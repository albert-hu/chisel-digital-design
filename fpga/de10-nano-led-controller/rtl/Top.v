==> flow/design.v <==
module LedController(
  input        clock,
  input        reset,
  input  [1:0] io_in,
  output [7:0] io_out
);
  reg [31:0] cntReg;  
  reg [1:0] swReg;  
  reg [7:0] ledReg;  
  wire  _T = swReg != io_in;  
  wire [31:0] _T_3 = $signed(cntReg) - 32'sh1;  
  wire  _T_5 = 2'h0 == swReg;  
  wire  _T_6 = ledReg == 8'h0;  
  wire [8:0] _T_7 = {ledReg, 1'h0};  
  wire [8:0] _GEN_0 = _T_6 ? 9'h1 : _T_7;  
  wire  _T_8 = 2'h1 == swReg;  
  wire [7:0] _T_10 = {{1'd0}, ledReg[7:1]};  
  wire [7:0] _GEN_1 = _T_6 ? 8'h80 : _T_10;  
  wire  _T_11 = 2'h2 == swReg;  
  wire  _T_12 = ledReg == 8'hff;  
  wire [8:0] _T_14 = _T_7 | 9'h1;  
  wire [8:0] _GEN_2 = _T_12 ? 9'h0 : _T_14;  
  wire  _T_15 = 2'h3 == swReg;  
  wire [7:0] _T_18 = _T_10 | 8'h80;  
  wire [7:0] _GEN_3 = _T_12 ? 8'h0 : _T_18;  
  wire [7:0] _GEN_4 = _T_15 ? _GEN_3 : ledReg;  
  wire [8:0] _GEN_5 = _T_11 ? _GEN_2 : {{1'd0}, _GEN_4};  
  wire [8:0] _GEN_6 = _T_8 ? {{1'd0}, _GEN_1} : _GEN_5;  
  wire [8:0] _GEN_7 = _T_5 ? _GEN_0 : _GEN_6;  
  wire [8:0] _GEN_9 = cntReg[31] ? _GEN_7 : {{1'd0}, ledReg};  
  wire [8:0] _GEN_12 = _T ? 9'h0 : _GEN_9;  
  assign io_out = ledReg;  
  always @(posedge clock) begin
    if (reset) begin
      cntReg <= -32'sh1;
    end else if (_T) begin
      cntReg <= 32'sh2faf07e;
    end else if (cntReg[31]) begin
      cntReg <= 32'sh2faf07e;
    end else begin
      cntReg <= _T_3;
    end
    if (reset) begin
      swReg <= 2'h0;
    end else if (_T) begin
      swReg <= io_in;
    end
    if (reset) begin
      ledReg <= 8'h0;
    end else begin
      ledReg <= _GEN_12[7:0];
    end
  end
endmodule
module Top(
	input        clk,
  input        rst,
  input  [1:0] sw,
  output [7:0] led
);
	LedController m(
		.clock(clk),
		.reset(~rst),
		.io_in(sw),
		.io_out(led)
	);
endmodule
Tool chain data of Top
The steps from the RTL of Top to its reports follow in flow order.
Line numbers count from 1 in the design file above.
Operators carry their Yosys type and port widths (W data, S select, Z words).
Not given: --
Set-up
  design top: Top
  clock input: clk
  cell library: sky130hd
  corner: tt_025C_1v80

Elaborated design
Counts by Yosys on the flattened word-level netlist (proc, flatten, opt, wreduce; memories kept). Register bits leave out memories and registers merged into their read ports (data or address). Print and check cells are left out. Cells with the same type and inputs are merged into one.
Bit counts
  register bits after elaboration: 42
  latch bits: 0
  bits in writable memories: 0
  memory bits (read-only): 0
  clocked read ports x word width: 0
  memory cells: 0
  output and inout port bits: 8
  elaborated cells: 27
Operators by class
  add/subtract/negate cells: 1
  multipliers: 0
  div/mod/pow operators: 0
  $lt $le $gt $ge: 0
  equal/unequal tests: 5
  shift operators: 0
  muxes and demuxes: 10
  bitwise gates (word level): 1
  reductions and logical operators: 6
Operator list (count)
  $mux W32: 2
  $mux W8: 8
  $sub A32 B2 Y32 const B: 1
  $eq A8 B8 Y1 const B: 1
  $logic_not A8 Y1: 1
  $eq A2 B2 Y1 const A: 2
  $reduce_bool A4 Y1: 1
  $reduce_or A3 Y1: 1
  $eq A1 B2 Y1 const A: 1
  $ne A2 B2 Y1: 1
  $logic_not A2 Y1: 1
  $reduce_and A2 Y1: 1
  $reduce_or A2 Y1: 1
  $not A1 Y1: 1

Logic depth
Depth = most cells in a row (Yosys ltp): at word level without a register or memory, in the mapped netlist without a sequential cell, where the memories' decode and read muxes count.
Depth
  word-level depth: 6
  ABC_AREA: 0
  depth in mapped cells: 7

Mapped cells and area
The flow's flattened synthesis, as Yosys stat reports it; memories are mapped. The netlist is that of the ABC_AREA named above (0 if unset); the other value can give another one.
Synthesis totals
  standard cells after synthesis: 225
  chip area (Yosys): 1988.2 µm²
  mapped flip-flops: 42
  buffer cells: 13
Cell types (count)
  sky130_fd_sc_hd__dfxtp_1: 42
  sky130_fd_sc_hd__o21ai_0: 22
  sky130_fd_sc_hd__or4_1: 13
  sky130_fd_sc_hd__nand2_1: 19
  sky130_fd_sc_hd__mux2i_1: 7
  sky130_fd_sc_hd__nand3_1: 14
  sky130_fd_sc_hd__xnor2_1: 7
  sky130_fd_sc_hd__nor4_1: 9
  sky130_fd_sc_hd__or3_1: 9
  sky130_fd_sc_hd__xor2_1: 5
  sky130_fd_sc_hd__nand4_1: 6
  sky130_fd_sc_hd__nor2_1: 9
  sky130_fd_sc_hd__clkbuf_1: 8
  sky130_fd_sc_hd__nor3_1: 6
  sky130_fd_sc_hd__o211ai_1: 4
  sky130_fd_sc_hd__or4b_1: 3
  sky130_fd_sc_hd__and4_1: 3
  sky130_fd_sc_hd__o311ai_0: 3
Other cell types: 23; their cells: 36.
By module: a second synthesis without flattening, with its own total; a netlist apart from the flattened one above.
Unflattened totals
  cells (unflattened synthesis): 216
  area (unflattened synthesis): 2050.7 µm²
Rows give one instance, submodules left out.
By module
  LedController: times used 1, cells 215, area 2047.0 µm², seq. area 840.8 µm²
  Top: times used 1, cells 1, area 3.8 µm², seq. area 0.0 µm²

Path before layout
Path of least setup slack by OpenSTA after synthesis, without wires, with an ideal clock, recovery checks aside; 20% of the period is set as input and as output delay. Where synthesis merged equal registers, the netlist keeps one of their names.
Path after synthesis
  path type: register -> register
  from: reg m.cntReg[0]
  to: reg m.cntReg[24]
  clock period: 2.47 ns
  library setup time: 0.079 ns
  launch time at the first pin: 0.000 ns
  arrival time: 2.009 ns
  slack: 0.383 ns
  delay of the path: 2.088 ns
  stages: 8
  period reached after synthesis: 2.087 ns
"delay of the path" = arrival - input delay + setup time.
"stages" counts driving pins, that of a launching flip-flop among them; a cell with two outputs on the path counts twice.
"period reached after synthesis" is the clock period less the worst setup slack; recovery checks do not enter. This is arithmetic on one report: input and output delays are still those of the set period (20% each).
The rows between start and end are the longest chain of elaborated cells between them; the timing report does not say that the signal goes this way. Where chains are equally long, one stands for them.
Each line given opens the expression or statement behind the cell; cells for indexed reads and writes are added by Yosys, which also makes memories of some case tables.
At most two assigning lines are given for a register; there are more.
Between the ends, after synthesis
  cell sequence: sky130_fd_sc_hd__dfxtp_1 > sky130_fd_sc_hd__inv_1 > sky130_fd_sc_hd__ha_1 > sky130_fd_sc_hd__or4b_1 > sky130_fd_sc_hd__clkbuf_2 > sky130_fd_sc_hd__or4_1 > sky130_fd_sc_hd__or4_1 > sky130_fd_sc_hd__o211ai_1
  length of the longest elaborated chain: 3
  elaborated cells on any way between the ends: 3
  source lines of those cells: 3
  those cells by class: add/sub (1); mux (2)
RTL lines, path after synthesis
  start: declaration: line 7  | reg [31:0] cntReg;
  start: assignment: line 35  | cntReg <= -32'sh1;
  start: assignment: line 41  | cntReg <= _T_3;
  $sub A32 B2 Y32: line 11  | wire [31:0] _T_3 = $signed(cntReg) - 32'sh1;
  $mux W32: line 38  | end else if (cntReg[31]) begin
  $mux W32: line 36  | end else if (_T) begin
  end: assignment: line 35
  end: assignment: line 41
  end: declaration: line 7

Path in the finished layout
From the final timing report of run 2: the path of least setup slack in the routed layout; clock arrival at registers is part of the times.
Path post-layout
  path type: register -> register
  from: reg m.cntReg[8]
  to: reg m.cntReg[24]
  clock period: 2.26 ns
  library setup time: 0.07 ns
  launch time at the first pin: 0.29 ns
  arrival time: 2.24 ns
  slack: 0.23 ns
  stages: 5
The rows between start and end are the longest chain of elaborated cells between them; the timing report does not say that the signal goes this way. Where chains are equally long, one stands for them.
At most two assigning lines are given for a register; there are more.
Between the ends, post-layout
  cell sequence: sky130_fd_sc_hd__dfxtp_1 > sky130_fd_sc_hd__or4_4 > sky130_fd_sc_hd__or4_1 > sky130_fd_sc_hd__or4_1 > sky130_fd_sc_hd__o211ai_1
  length of the longest elaborated chain: 3
  elaborated cells on any way between the ends: 3
  source lines of those cells: 3
  those cells by class: add/sub (1); mux (2)
RTL lines, path post-layout
  start: declaration: line 7  | reg [31:0] cntReg;
  start: assignment: line 35  | cntReg <= -32'sh1;
  start: assignment: line 41  | cntReg <= _T_3;
  $sub A32 B2 Y32: line 11  | wire [31:0] _T_3 = $signed(cntReg) - 32'sh1;
  $mux W32: line 38  | end else if (cntReg[31]) begin
  $mux W32: line 36  | end else if (_T) begin
  end: assignment: line 35
  end: assignment: line 41
  end: declaration: line 7

Subject: flow runs of Top

Hi,

Module Top, platform sky130hd: 2 stored runs of the flow (Yosys, OpenROAD) with differing settings, in no particular order. Input and output delays are each 20% of the period that was set; the output load is 0.01 pF.
By "achieved clock period (ns)" is meant the clock period of the run minus its worst setup slack. This is arithmetic on one report: input and output delays are still those of the set period (20% each).
By "worst setup path time (ns)" is meant the share of the clock period that the worst setup path is allowed (20% is reserved at inputs, 20% at outputs), minus its slack. Clock arrival times at its registers enter into it.
By "finish__power__total" is meant OpenSTA's value without simulated activity: inputs other than the clock are taken to toggle once in ten clock periods, and the tool carries that through the logic.

settings of run 1
{
  "period_ns": 1.58,
  "CORE_UTILIZATION": 67,
  "PLACE_DENSITY": 0.38,
  "CELL_PAD_IN_SITES_DETAIL_PLACEMENT": 2,
  "GPL_TIMING_DRIVEN": 0,
  "CTS_CLUSTER_SIZE": 79,
  "SLEW_MARGIN": 10,
  "CAP_MARGIN": 20,
  "CORE_MARGIN": 2
}
report of run 1: did not finish, place, DPL-0033

settings of run 2
{
  "period_ns": 2.26,
  "CORE_UTILIZATION": 31,
  "SETUP_SLACK_MARGIN": 0.15,
  "PLACE_DENSITY_LB_ADDON": 0.02,
  "ABC_AREA": 0,
  "GPL_ROUTABILITY_DRIVEN": 0,
  "CTS_CLUSTER_DIAMETER": 390,
  "SLEW_MARGIN": 25,
  "MIN_ROUTING_LAYER": "met1",
  "MAX_ROUTING_LAYER": "met5",
  "CAP_MARGIN": 20,
  "CORE_MARGIN": 2
}
report of run 2
yosys chip area after synthesis (um^2): 1988.2
finish__design__die__area: 7070.3
finish__design__instance__area__stdcell: 2384.8
finish__design__instance__utilization: 0.3799
finish__timing__setup__ws: 0.232
finish__timing__setup__tns: 0.000
finish__timing__hold__ws: 0.480
finish__power__total: 1.323e-03
achieved clock period (ns): 2.028
worst setup path time (ns): 2.03
worst setup path kind: register -> register

Regards
